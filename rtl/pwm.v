==> flow/design.v <==
module pwm #(
    parameter WIDTH = 10
)(
    input clk_1Mhz,
    input reset_n,
    input [WIDTH-1:0] word,
    output reg pwm
);
    reg [6:0] counter;
    reg [6:0] active_duty;
    always @(posedge clk_1Mhz or negedge reset_n) begin
        if(!reset_n) begin
            counter     <= 7'd0;
            active_duty <= 7'd0;
            pwm         <= 1'b0;
        end
        else begin
            counter <= counter + 1;
            if(counter == 7'd0) begin
                active_duty <= word[9:3]; 
            end
            if(counter < active_duty) begin
                pwm <= 1'b1;
            end
            else begin
                pwm <= 1'b0;
            end
        end
    end
endmodule
# ---- From RTL to reports: pwm
# The steps from the RTL of pwm to its reports follow in flow order.
# Line numbers count from 1 in the design file above.
# Operators: Yosys type, input widths -> output width; for muxes data width and select width s.
# Library cell names are shortened.
# A cell with - has no value.
dict set report design {
  top {pwm}
  clk_port {clk_1Mhz}
  lib {sky130hd}
  pvt_corner {tt_025C_1v80}
}

# ---- Word level
# Source: Yosys, flattened and elaborated, memories not mapped. Widths are those after wreduce; folded enables and synchronous resets count as part of the registers. Registers that Yosys merges into a memory's read port (data or address) are not register bits. Print and check cells do not count. Equal cells are merged and count once.
dict set report word_totals {
  out_inout_bits 1
  inputBits 12
  ff_bits 15
  word_cells 7
}
dict set report classes {
  reduce_logical 1
  cmp 1
  n_mux 1
  n_addsub 1
}
# operator n
set op_table {}
lappend op_table {{$add 7x1->7 const B} 1}
lappend op_table {{$lt 7x7->1} 1}
lappend op_table {{$logic_not 7->1} 1}
lappend op_table {{$mux 1} 1}

# ---- Logic depth
# Depth = most cells in a row (Yosys ltp): at word level without a register or memory, in the mapped netlist without a sequential cell, where the memories' decode and read muxes count.
dict set report logic_depth {
  depth_word 2
  abc_area 0
  mapped_depth 5
  depth_no_buf 5
}

# ---- After synthesis
# Yosys stat after the flow's synthesis: flattened, memories mapped to cells. It holds for the ABC_AREA given above (unset counts as 0); a run with the other value may have another netlist.
dict set report synth_totals {
  mapped_area_um2 728.2
  flip_flops 15
  seq_area_um2 375.4
  buffers 0
  cell_count 58
}
# cell n area_total_um2
set by_type {}
lappend by_type {dfrtp_1 15 375.36}
lappend by_type {ha_1 8 100.096}
lappend by_type {mux2_2 7 78.826}
lappend by_type {xnor2_1 4 35.034}
lappend by_type {inv_1 8 30.029}
lappend by_type {nand3_1 6 30.029}
lappend by_type {nor4_2 1 12.512}
lappend by_type {nand3b_2 1 11.261}
lappend by_type {a21oi_1 2 10.01}
lappend by_type {a211o_1 1 8.758}
lappend by_type {xor2_1 1 8.758}
lappend by_type {a21o_1 1 7.507}
lappend by_type {and3_2 1 7.507}
lappend by_type {nand2b_1 1 6.256}
lappend by_type {o22ai_1 1 6.256}

# ---- Worst setup path after synthesis
# Source: OpenSTA report_checks on the synthesized netlist (no wires, ideal clock, input and output delay 20% of the period each), path of least setup slack; recovery checks are left aside. Register names are those of the netlist, which keeps one name where synthesis merged equal registers.
dict set report synth_timing {
  path_type {reg-to-reg}
  start {register counter[4]}
  end {register pwm}
  period_ns 1.5
  path_delay_ns 1.317
  setup_time_ns 0.082
  required_ns 1.418
  path_buffers 0
  path_stages 5
  t_first_pin_ns 0.000
  setup_slack_ns 0.182
  arrival_time_ns 1.235
  period_less_setup_slack_ns 1.318
}
# "path_delay_ns" is the arrival time less input delay plus setup time.
# "path_stages" counts driving pins, that of a launching flip-flop among them; a cell with two outputs on the path counts twice.
# "period_less_setup_slack_ns" = period - worst setup slack (recovery checks aside). The figure is calculated, with input and output delays left at 20% of the set period.
# The rows between start and end are the longest chain of elaborated cells between them; the timing report does not say that the signal goes this way. Where chains are equally long, one stands for them.
# Each line given opens the expression or statement behind the cell; cells for indexed reads and writes are added by Yosys, which also makes memories of some case tables.
# At most two assigning lines are given for a register; there are more.
dict set report synth_between {
  path_cell_list {dfrtp_1 ha_1 a21o_1 a211o_1 o22ai_1}
  elab_chain_len 2
  cone_cells 2
  lines_between 1
  cone_classes {compare (1); mux (1)}
}
# item line_no
set synth_rtl {}
lappend synth_rtl {{start: declaration} 9} ;# reg [6:0] counter;
lappend synth_rtl {{start: assignment} 13} ;# counter     <= 7'd0;
lappend synth_rtl {{start: assignment} 18} ;# counter <= counter + 1;
lappend synth_rtl {{$lt 7x7->1} 22} ;# if(counter < active_duty) begin
lappend synth_rtl {{$mux 1} 22}
lappend synth_rtl {{end: assignment} 23} ;# pwm <= 1'b1;
lappend synth_rtl {{end: assignment} 26} ;# pwm <= 1'b0;
lappend synth_rtl {{end: declaration} 7} ;# output reg pwm

# ---- Worst path after layout
# From the final timing report of run 1: the path of least setup slack in the routed layout; clock arrival at registers is part of the times.
dict set report layout_timing {
  path_type {reg-to-reg}
  start {register counter[2]}
  end {register active_duty[4]}
  setup_time_ns 0.11
  setup_slack_ns 0.25
  path_buffers 0
  required_ns 1.77
  t_first_pin_ns 0.27
  path_stages 4
  period_ns 1.6
  arrival_time_ns 1.52
}
# The rows between start and end are the longest chain of elaborated cells between them; the timing report does not say that the signal goes this way. Where chains are equally long, one stands for them.
dict set report layout_between {
  path_cell_list {dfrtp_2 nor4_4 nand3b_4 mux2_2}
  elab_chain_len 1
  cone_cells 1
  lines_between 1
  cone_classes {reduce/logical (1)}
}
# item line_no
set layout_rtl {}
lappend layout_rtl {{start: declaration} 9} ;# reg [6:0] counter;
lappend layout_rtl {{start: assignment} 13} ;# counter     <= 7'd0;
lappend layout_rtl {{start: assignment} 18} ;# counter <= counter + 1;
lappend layout_rtl {{$logic_not 7->1} 19} ;# if(counter == 7'd0) begin
lappend layout_rtl {{end: assignment} 14} ;# active_duty <= 7'd0;
lappend layout_rtl {{end: assignment} 20} ;# active_duty <= word[9:3];
lappend layout_rtl {{end: declaration} 10} ;# reg [6:0] active_duty;

Ticket comment

Measured data: module pwm, platform sky130hd, 2 stored runs of the flow under differing settings, order arbitrary. Input and output delays are each 20% of the period that was set; the output load is 0.01 pF.
"clock_period_reached_ns" means the clock period less the worst setup slack. The figure is calculated, with input and output delays left at 20% of the set period.
"totalPower_mw" is the tool's figure for a default switching activity; nothing was simulated.

# run 1
==> flow/run.sh <==
#!/bin/bash
# the make line also repeats the synthesis and layout settings of config.mk as NAME=value (left out here)
make -C /OpenROAD-flow-scripts/flow DESIGN_CONFIG=/design/flow/config.mk WORK_HOME=/design/flow/orfs CLKGATE_MAP_FILE= finish
==> flow/config.mk <==
export PLATFORM = sky130hd
export DESIGN_NAME = pwm
export DESIGN_NICKNAME = pwm
export VERILOG_FILES = /design/flow/design.v
export SDC_FILE = /design/flow/constraint.sdc
export NUM_CORES = 4
export LEC_CHECK = 0
export CAP_MARGIN = 20
export CORE_MARGIN = 2
export CORE_UTILIZATION = 40
export SETUP_SLACK_MARGIN = 0.39
export SLEW_MARGIN = 20
==> flow/constraint.sdc <==
create_clock -name core_clock -period 1.6 [get_ports {clk_1Mhz}]
set_input_delay 0.3200 -clock core_clock [delete_from_list [all_inputs] [get_ports {clk_1Mhz}]]
set_output_delay 0.3200 -clock core_clock [all_outputs]
set_load 0.01 [all_outputs]

==> run 1: results <==
timing.setup.tns_ns=0.000
synthArea_um2=728.2
setup_ws_ns=0.252
clock_period_reached_ns=1.348
die_footprint_um2=2177.6
final_cell_area_um2=977.2
util_frac=0.566
totalPower_mw=0.6685

# run 2
==> flow/run.sh <==
#!/bin/bash
# the make line also repeats the synthesis and layout settings of config.mk as NAME=value (left out here)
make -C /OpenROAD-flow-scripts/flow DESIGN_CONFIG=/design/flow/config.mk WORK_HOME=/design/flow/orfs CLKGATE_MAP_FILE= finish
==> flow/config.mk <==
export PLATFORM = sky130hd
export DESIGN_NAME = pwm
export DESIGN_NICKNAME = pwm
export VERILOG_FILES = /design/flow/design.v
export SDC_FILE = /design/flow/constraint.sdc
export NUM_CORES = 4
export LEC_CHECK = 0
export ABC_AREA = 1
export CAP_MARGIN = 5
export CELL_PAD_IN_SITES_DETAIL_PLACEMENT = 1
export CORE_ASPECT_RATIO = 1.53
export CORE_MARGIN = 2
export CORE_UTILIZATION = 26
export GPL_TIMING_DRIVEN = 1
export MIN_ROUTING_LAYER = met1
export PLACE_DENSITY_LB_ADDON = 0.13
export SETUP_SLACK_MARGIN = 0.34
export SLEW_MARGIN = 10
==> flow/constraint.sdc <==
create_clock -name core_clock -period 1.34 [get_ports {clk_1Mhz}]
set_input_delay 0.2680 -clock core_clock [delete_from_list [all_inputs] [get_ports {clk_1Mhz}]]
set_output_delay 0.2680 -clock core_clock [all_outputs]
set_load 0.01 [all_outputs]

==> run 2: results <==
timing.setup.tns_ns=0.000
synthArea_um2=833.3
setup_ws_ns=0.114
clock_period_reached_ns=1.226
die_footprint_um2=3684.2
final_cell_area_um2=1377.6
util_frac=0.449
totalPower_mw=0.9616
